==> flow/design.v <==
`timescale 1ns / 1ps
module usbModule (
    output STP,
    output USB_RST,
    inout [7:0] DATA_OUT_PORT,
    input CLK_USB,
    input DIR,
    input NXT,
    input SYS_RST,
    input SYSTEM_READY
);
  localparam FunctionControlWrite = {2'b10, 6'h04, 8'b01000001};
  localparam InterfaceControlWrite = {2'b10, 6'h07, 8'b00000000};
  localparam OTGControlWrite = {2'b10, 6'h0A, 8'b00000110};
  localparam USBInterruptEnableRising = {2'b10, 6'h0D, 8'b00011111};
  localparam USBInterruptEnableFalling = {2'b10, 6'h10, 8'b00011111};
  localparam USBInterruptStatusRegister = {2'b10, 6'h13, 8'b00000000};
  localparam IDLE_DATA = {2'b00, 6'h00};
  localparam USBInterruptStatus_RD = {
    2'b11, 6'h14, 8'b00000000
  };   
  localparam DebugRegister = {2'b11, 6'h15, 8'b00000000};   
  localparam  BOOT_UP=                           10, 
              IDLE =                             11, 
              SET_FUNCTION_CONTROL=              12,  
              SET_INTERFACE_CONTROL =            13, 
              SET_OTG_CONTROL =                  14,
              SET_USB_INTERRUPT_EN_R =           15, 
              SET_USB_INTERRUPT_F=               16, 
              SET_USB_INTERRUPT_STATUS_REGISTER= 17,
              CONFIGURATION_COMPLETE=            18,
              TRANSMIT_DATA=                     19;
  localparam SEND_DATA = 31;
  localparam RX_MODE = 1;
  localparam TX_MODE = 0; 
  localparam TXD_CMD_USB_TX= 8'b01000011;
  reg [31:0] Data_trx;
  reg [7:0] TX_DATA = 8'd0;
  reg [15:0] RX_DATA = 16'd0;
  reg STP_R = 1'b0;
  reg USB_RST_R = 1'b0;
  reg [7:0] SYS_STATE = 8'd10;
  reg INITIATE_BOOT = 1'b1;
  reg [15:0] BOOTUP_COUNTER = 16'd0;
  reg BOOT_UP_DONE = 1'b0;
  reg [15:0] data_counter = 4'b0; 
  reg [1:0] NXT_VALID = 2'd0;
  reg READY_GO = 1'b0;
  reg TRX_STATE = TX_MODE; 
  reg DATA_VALID;
  reg [7:0]DATA_OUT;
	assign DATA_OUT_PORT= DATA_OUT;
	assign STP = STP_R;
	assign USB_RST = USB_RST_R;
  always @(posedge CLK_USB) begin
    if (INITIATE_BOOT && BOOTUP_COUNTER <= 16'd25) begin
      BOOTUP_COUNTER <= BOOTUP_COUNTER + 1;
      BOOT_UP_DONE   <= 1'b0;
    end else begin
      BOOT_UP_DONE   <= 1'b1;
      BOOTUP_COUNTER <= 16'd0;
    end
  end
  always@(posedge CLK_USB)
  begin
	if (SYSTEM_READY)
		READY_GO = 1'b1;
   else if (SYS_RST)
		READY_GO = 1'b0;
  end
   always@(posedge CLK_USB)
   begin   
		if (DIR) TRX_STATE <= RX_MODE;
      else     TRX_STATE <= TX_MODE;
   end
  always @(negedge CLK_USB or posedge SYS_RST) begin
    if (SYS_RST) begin
      SYS_STATE = BOOT_UP;
      TX_DATA   = 8'b0;
      USB_RST_R = 1'b1;   
    end 
    else begin
      case (SYS_STATE)
        BOOT_UP: begin
            INITIATE_BOOT <= 1'b1;
          if (BOOT_UP_DONE) begin
            INITIATE_BOOT <= 1'b0;
            SYS_STATE <= SET_FUNCTION_CONTROL;
            USB_RST_R <= 1'b0;
          end
        end
        SET_FUNCTION_CONTROL: begin
          if (DIR == 0) begin
            case (data_counter)
              16'd0: begin
                TX_DATA <= FunctionControlWrite[15:8];
              end
              16'd1: begin
                TX_DATA <= FunctionControlWrite[15:8];
              end
              16'd2: begin
                TX_DATA <= FunctionControlWrite[15:8];
                if (NXT) NXT_VALID = 2'b01;
              end
              16'd3: begin
                if (NXT) begin
                  NXT_VALID <= 2'b10;
                  TX_DATA   <= FunctionControlWrite[7:0];
                end
              end
              16'd4: begin
                STP_R   <= 1'b1;
                TX_DATA <= IDLE_DATA;
              end
              16'd5: begin
                STP_R   <= 1'b0;
                TX_DATA <= IDLE_DATA;
              end
               16'd6: begin
                STP_R   <= 1'b0;
                TX_DATA <= IDLE_DATA;
              end
              16'd7: begin
                TX_DATA <= IDLE_DATA;
                SYS_STATE <= SET_INTERFACE_CONTROL ;   
                data_counter <= 16'd0;
              end 
             default: begin data_counter<= 16'b0;end
            endcase
            end  end
          SET_INTERFACE_CONTROL: begin
                  if (DIR == 0) begin
                    case (data_counter)
                      16'd0: begin
                        TX_DATA <= InterfaceControlWrite[15:8];
                      end
                      16'd1: begin
                        TX_DATA <= InterfaceControlWrite[15:8];
                      end
                      16'd2: begin
                        TX_DATA <= InterfaceControlWrite[15:8];
                        if (NXT) NXT_VALID = 2'b01;
                      end
                      16'd3: begin
                        if (NXT) begin
                          NXT_VALID <= 2'b10;
                          TX_DATA   <= InterfaceControlWrite[7:0];
                        end
                      end
                      16'd4: begin
                        STP_R   <= 1'b1;
                        TX_DATA <= IDLE_DATA;
                      end
                      16'd5: begin
                        STP_R   <= 1'b0;
                        TX_DATA <= IDLE_DATA;
                      end
                      16'd7: begin
                        TX_DATA <= IDLE_DATA;
                        SYS_STATE <= SET_OTG_CONTROL ;   
                        data_counter <= 16'd0;
                      end 
                      default: begin data_counter<= 16'b0;end
                    endcase
             end 
				end
          SET_OTG_CONTROL: begin
                  if (DIR == 0) begin
                    case (data_counter)
                      16'd0: begin
                        TX_DATA <= OTGControlWrite[15:8];
                      end
                      16'd1: begin
                        TX_DATA <= OTGControlWrite[15:8];
                      end
                      16'd2: begin
                        TX_DATA <= OTGControlWrite[15:8];
                        if (NXT) NXT_VALID = 2'b01;
                      end
                      16'd3: begin
                        if (NXT) begin
                          NXT_VALID <= 2'b10;
                          TX_DATA   <= OTGControlWrite[7:0];
                        end
                      end
                      16'd4: begin
                        STP_R   <= 1'b1;
                        TX_DATA <= IDLE_DATA;
                      end
                      16'd5: begin
                        STP_R   <= 1'b0;
                        TX_DATA <= IDLE_DATA;
                      end
                      16'd7: begin
                        TX_DATA <= IDLE_DATA;
                        SYS_STATE <= SET_USB_INTERRUPT_EN_R ;   
                        data_counter <= 16'd0;
                      end 
                      default: begin data_counter<= 16'b0;end
                    endcase
             end end
          SET_USB_INTERRUPT_EN_R: begin
                  if (DIR == 0) begin
                    case (data_counter)
                      16'd0: begin
                        TX_DATA <= USBInterruptEnableRising[15:8];
                      end
                      16'd1: begin
                        TX_DATA <= USBInterruptEnableRising[15:8]; 
                        if (NXT) NXT_VALID = 2'b01;
                      end
                      16'd3: begin
                        if (NXT) begin
                          NXT_VALID <= 2'b10;
                          TX_DATA   <= USBInterruptEnableRising[7:0];
                        end
                      end
                      16'd4: begin
                        STP_R   <= 1'b1;
                        TX_DATA <= IDLE_DATA;
                      end
                      16'd5: begin
                        STP_R   <= 1'b0;
                        TX_DATA <= IDLE_DATA;
                      end
                      16'd7: begin
                        TX_DATA <= IDLE_DATA;
                        SYS_STATE <= SET_USB_INTERRUPT_F ;   
                        data_counter <= 16'd0;
                      end 
                      default: begin data_counter<= 16'b0;end
                    endcase
             end end
            SET_USB_INTERRUPT_F: begin
                  if (DIR == 0) begin
                    case (data_counter)
                      16'd0: begin
                        TX_DATA <= USBInterruptEnableFalling[15:8];
                      end
                      16'd1: begin
                        TX_DATA <= USBInterruptEnableFalling[15:8];
                        if (NXT) NXT_VALID = 2'b01;
                      end
                      16'd3: begin
                        if (NXT) begin
                          NXT_VALID <= 2'b10;
                          TX_DATA   <= USBInterruptEnableFalling[7:0];
                        end
                      end
                      16'd4: begin
                        STP_R   <= 1'b1;
                        TX_DATA <= IDLE_DATA;
                      end
                      16'd5: begin
                        STP_R   <= 1'b0;
                        TX_DATA <= IDLE_DATA;
                      end
                      16'd7: begin
                        TX_DATA <= IDLE_DATA;
                        SYS_STATE <= SET_USB_INTERRUPT_STATUS_REGISTER ;   
                        data_counter <= 16'd0;
                      end 
                      default: begin data_counter<= 16'b0;end
                    endcase
             end end
             SET_USB_INTERRUPT_STATUS_REGISTER: begin
                  if (DIR == 0) begin
                    case (data_counter)
                      16'd0: begin
                        TX_DATA <= USBInterruptStatusRegister[15:8];
                      end
                      16'd1: begin
                        TX_DATA <= USBInterruptStatusRegister[15:8];
                        if (NXT) NXT_VALID = 2'b01;
                      end
                      16'd3: begin
                        if (NXT) begin
                          NXT_VALID <= 2'b10;
                          TX_DATA   <= USBInterruptStatusRegister[7:0];
                        end
                      end
                      16'd4: begin
                        STP_R   <= 1'b1;
                        TX_DATA <= IDLE_DATA;
                      end
                      16'd5: begin
                        STP_R   <= 1'b0;
                        TX_DATA <= IDLE_DATA;
                      end
                      16'd7: begin
                        TX_DATA <= IDLE_DATA;
                        SYS_STATE <= CONFIGURATION_COMPLETE ;   
                        data_counter <= 16'd0;
                      end
                      default: begin data_counter<= 16'b0; end
                    endcase
					end 
				 end
          CONFIGURATION_COMPLETE: begin
				data_counter <= 16'd0;
				TX_DATA <= IDLE_DATA;
				SYS_STATE <= TRANSMIT_DATA;
          end
			 TRANSMIT_DATA: begin
				if (READY_GO) begin
            case(TRX_STATE)
                RX_MODE: begin
                case (data_counter)
                16'd1: begin
                    STP_R= 1'b0;
                    RX_DATA[7:0] = DATA_OUT;
                    DATA_VALID = 1'b0;
                end
                16'd4:begin
						 if(NXT) begin
							  RX_DATA[7:0] = DATA_OUT;
						 end
                end
                16'd6:begin
						 if(NXT) begin
							  RX_DATA[15:8] = DATA_OUT;
							  DATA_VALID=1'b1;
						 end                
                end
                16'd7: begin
                if(NXT)SYS_STATE<= IDLE;
                end
                endcase
                end
             TX_MODE: begin   
                 if(!DIR)begin 
                 case(data_counter)
                 16'd1:  begin
                 DATA_OUT<= TXD_CMD_USB_TX;
                data_counter<=data_counter+1;
                 end
                16'd2: begin
                data_counter=data_counter+1;
                end
                16'd3: begin
                data_counter=data_counter+1;
                end
                16'd4: begin
						 if (NXT) 
							DATA_OUT <= Data_trx[7:0]; 
						 data_counter<=data_counter+1;
                end
                16'd5: begin
						 if (NXT) 
							DATA_OUT <= Data_trx[15:8]; 
						data_counter <= data_counter+1;
                end
                16'd6: begin
                 DATA_OUT<= Data_trx[23:16]; 
                data_counter<=data_counter+1;
                end
               16'd7: begin
                data_counter<=data_counter+1;
                end
                16'd8: begin
                if(NXT) DATA_OUT<= Data_trx[31:24]; 
                data_counter<=data_counter+1;
                end
                16'd9: begin
                 if(NXT) SYS_STATE<=IDLE; 
                data_counter<=0;
                end
            endcase
            end
         end
      endcase
    end
end
endcase
 end 
end
endmodule
-- Reports on usbModule
Tool output for the design above, in the order of the flow.
Lines are those of the file above, counted from 1.
A cell with -- has no value.
- top: usbModule
- clock: CLK_USB
- standard-cell library: sky130hd
- timing corner: tt_025C_1v80

-- After elaboration
Yosys after proc, flatten, opt, wreduce and memory -nomap, before mapping. Memory bits, and registers merged into a memory's read port (data or address), are not among the register bits. Print and check cells are not counted. Equal cells are merged and count once.
- noted flip-flop bits (word level): 54
- noted bits in latches: 0
- noted bits in writable memories: 0
- memory bits (read-only): 0
- clocked read ports x word width: 0
- memories kept at 0
- noted bits of input ports: 5
- output and inout bits: 10
- cells after elaboration: 133
- add/subtract/negate cells: 2
- $mul at 0
- div/mod/pow operators at 0
- noted order comparisons: 1
- equality and inequality tests: 51
- shift-type cells at 0
- mux-type cells at 46
- noted bitwise operators: 3
- reduce/logical cells: 20
- operators by type and width (kind ; count):
    8-bit 2-to-1 mux ; 21
    16-bit 2-to-1 mux ; 9
    16-bit parallel mux with 5-bit select ; 1
    8-bit parallel mux with 9-bit select ; 1
    16-bit by 3-bit equality test with 1-bit output (second input constant) ; 4
    2-bit != test (second input constant) ; 20
    8-bit by 4-bit equality test with 1-bit output (second input constant) ; 5
    8-bit parallel mux with 5-bit select ; 1
    16-bit by 1-bit adder with 16-bit output (second input constant) ; 2
    16-bit by 2-bit equality test with 1-bit output (second input constant) ; 2
    16-bit by 4-bit equality test with 1-bit output (second input constant) ; 2
    8-bit by 5-bit equality test with 1-bit output (second input constant) ; 4
    16-bit parallel mux with 2-bit select ; 1
    19-bit AND reduction ; 1
    9-bit AND reduction ; 2
    16-bit by 1-bit equality test with 1-bit output (second input constant) ; 1
    16-bit by 5-bit less-or-equal comparator with 1-bit output (second input constant) ; 1
    16-bit zero test ; 1
    8-bit parallel mux with 2-bit select ; 1
    3-bit != test (second input constant) ; 5
    12-bit AND reduction ; 1
    2-bit by 1-bit != test with 1-bit output (second input constant) ; 5
    5-bit OR reduction ; 2
    9-bit nonzero test ; 1
    8-bit nonzero test ; 1
    8-bit OR reduction ; 1
    1-bit 2-to-1 mux ; 8
    7-bit nonzero test ; 1
Other operator kinds: 13; their cells: 18.

-- Longest topological paths
Yosys ltp: most cells in a row. Word level: on the elaborated netlist, between registers, memories and ports. Mapped: between sequential cells and ports; inverters and the memories' decode and read muxes count.
- noted depth after elaboration: 7
- ABC_AREA: 0
- depth in mapped cells: 8
- depth with buffers taken out at 7

-- Mapped cells and area
Yosys stat after the flow's synthesis: flattened, memories mapped to cells. It holds for the ABC_AREA given above (unset counts as 0); a run with the other value may have another netlist.
Totals and module areas in this step are rounded.
- cells by type (type ; count ; area in all (µm²)):
    sky130_fd_sc_hd__edfxtp_1 ; 18 ; 540.518
    sky130_fd_sc_hd__dfxtp_1 ; 19 ; 380.365
    sky130_fd_sc_hd__nor2_1 ; 29 ; 108.854
    sky130_fd_sc_hd__xor2_1 ; 12 ; 105.101
    sky130_fd_sc_hd__ha_1 ; 7 ; 87.584
    sky130_fd_sc_hd__dfstp_2 ; 3 ; 78.826
    sky130_fd_sc_hd__dfrtn_1 ; 3 ; 75.072
    sky130_fd_sc_hd__buf_4 ; 8 ; 60.058
    sky130_fd_sc_hd__inv_1 ; 15 ; 56.304
    sky130_fd_sc_hd__a21oi_1 ; 9 ; 45.043
    sky130_fd_sc_hd__nand4_1 ; 7 ; 43.792
    sky130_fd_sc_hd__xnor2_1 ; 5 ; 43.792
    sky130_fd_sc_hd__nand2_1 ; 11 ; 41.29
    sky130_fd_sc_hd__nand3_1 ; 8 ; 40.038
    sky130_fd_sc_hd__or4_4 ; 3 ; 33.782
    sky130_fd_sc_hd__a2111oi_4 ; 1 ; 27.526
    sky130_fd_sc_hd__o21ai_0 ; 5 ; 25.024
    sky130_fd_sc_hd__clkbuf_1 ; 6 ; 22.522
Not listed: further types 38, cells in them 53.
- mapped cells: 222
- noted cell area after synthesis: 0.0022 mm²
- flip-flop cells at 43
- buffer cells: 14

Measured results for usbModule: 2 stored runs of the Yosys and OpenROAD flow on sky130hd. The settings differ; the order carries no meaning. The constraints put input and output delay at 20% of the set period each and load the outputs with 0.01 pF.
"total power after layout" is the tool's figure for a default switching activity; nothing was simulated.
Results are given in rounded form.

Run 1

==> flow/run.sh <==
#!/bin/bash
# the make line also repeats the synthesis and layout settings of config.mk as NAME=value (left out here)
make -C /OpenROAD-flow-scripts/flow DESIGN_CONFIG=/design/flow/config.mk WORK_HOME=/design/flow/orfs CLKGATE_MAP_FILE= finish
==> flow/config.mk <==
export PLATFORM = sky130hd
export DESIGN_NAME = usbModule
export DESIGN_NICKNAME = usbModule
export VERILOG_FILES = /design/flow/design.v
export SDC_FILE = /design/flow/constraint.sdc
export NUM_CORES = 4
export LEC_CHECK = 0
export CAP_MARGIN = 20
export CELL_PAD_IN_SITES_GLOBAL_PLACEMENT = 3
export CORE_ASPECT_RATIO = 1.34
export CORE_MARGIN = 2
export CORE_UTILIZATION = 55
export GPL_ROUTABILITY_DRIVEN = 1
export GPL_TIMING_DRIVEN = 1
export MAX_ROUTING_LAYER = met5
export PLACE_DENSITY_LB_ADDON = 0.11
export SETUP_SLACK_MARGIN = 0.13
export SLEW_MARGIN = 10
==> flow/constraint.sdc <==
create_clock -name core_clock -period 4.49 [get_ports {CLK_USB}]
set_input_delay 0.8980 -clock core_clock [delete_from_list [all_inputs] [get_ports {CLK_USB}]]
set_output_delay 0.8980 -clock core_clock [all_outputs]
set_load 0.01 [all_outputs]

Run 1: incomplete, placement halted on FLW-0024.

Run 2

==> flow/run.sh <==
#!/bin/bash
# the make line also repeats the synthesis and layout settings of config.mk as NAME=value (left out here)
make -C /OpenROAD-flow-scripts/flow DESIGN_CONFIG=/design/flow/config.mk WORK_HOME=/design/flow/orfs CLKGATE_MAP_FILE= finish
==> flow/config.mk <==
export PLATFORM = sky130hd
export DESIGN_NAME = usbModule
export DESIGN_NICKNAME = usbModule
export VERILOG_FILES = /design/flow/design.v
export SDC_FILE = /design/flow/constraint.sdc
export NUM_CORES = 4
export LEC_CHECK = 0
export CAP_MARGIN = 20
export CORE_ASPECT_RATIO = 0.54
export CORE_MARGIN = 10
export CORE_UTILIZATION = 27
export CTS_CLUSTER_SIZE = 60
export PLACE_DENSITY_LB_ADDON = 0.03
export SETUP_SLACK_MARGIN = -0.42
export SLEW_MARGIN = 35
export TNS_END_PERCENT = 90
==> flow/constraint.sdc <==
create_clock -name core_clock -period 8.32 [get_ports {CLK_USB}]
set_input_delay 1.6640 -clock core_clock [delete_from_list [all_inputs] [get_ports {CLK_USB}]]
set_output_delay 1.6640 -clock core_clock [all_outputs]
set_load 0.01 [all_outputs]

Measured in run 2:
- noted the area of the standard cells in the finished layout: 0.0027 mm²
- post-route setup TNS at 0 ps
- noted the setup slack of the worst path: 870 ps
- noted the mapped cell area after synthesis: 0.0022 mm²
- worst hold slack after layout: 480 ps
- post-route utilization: 33 %
- total die area at 0.012 mm²
- total power after layout: 500 uW
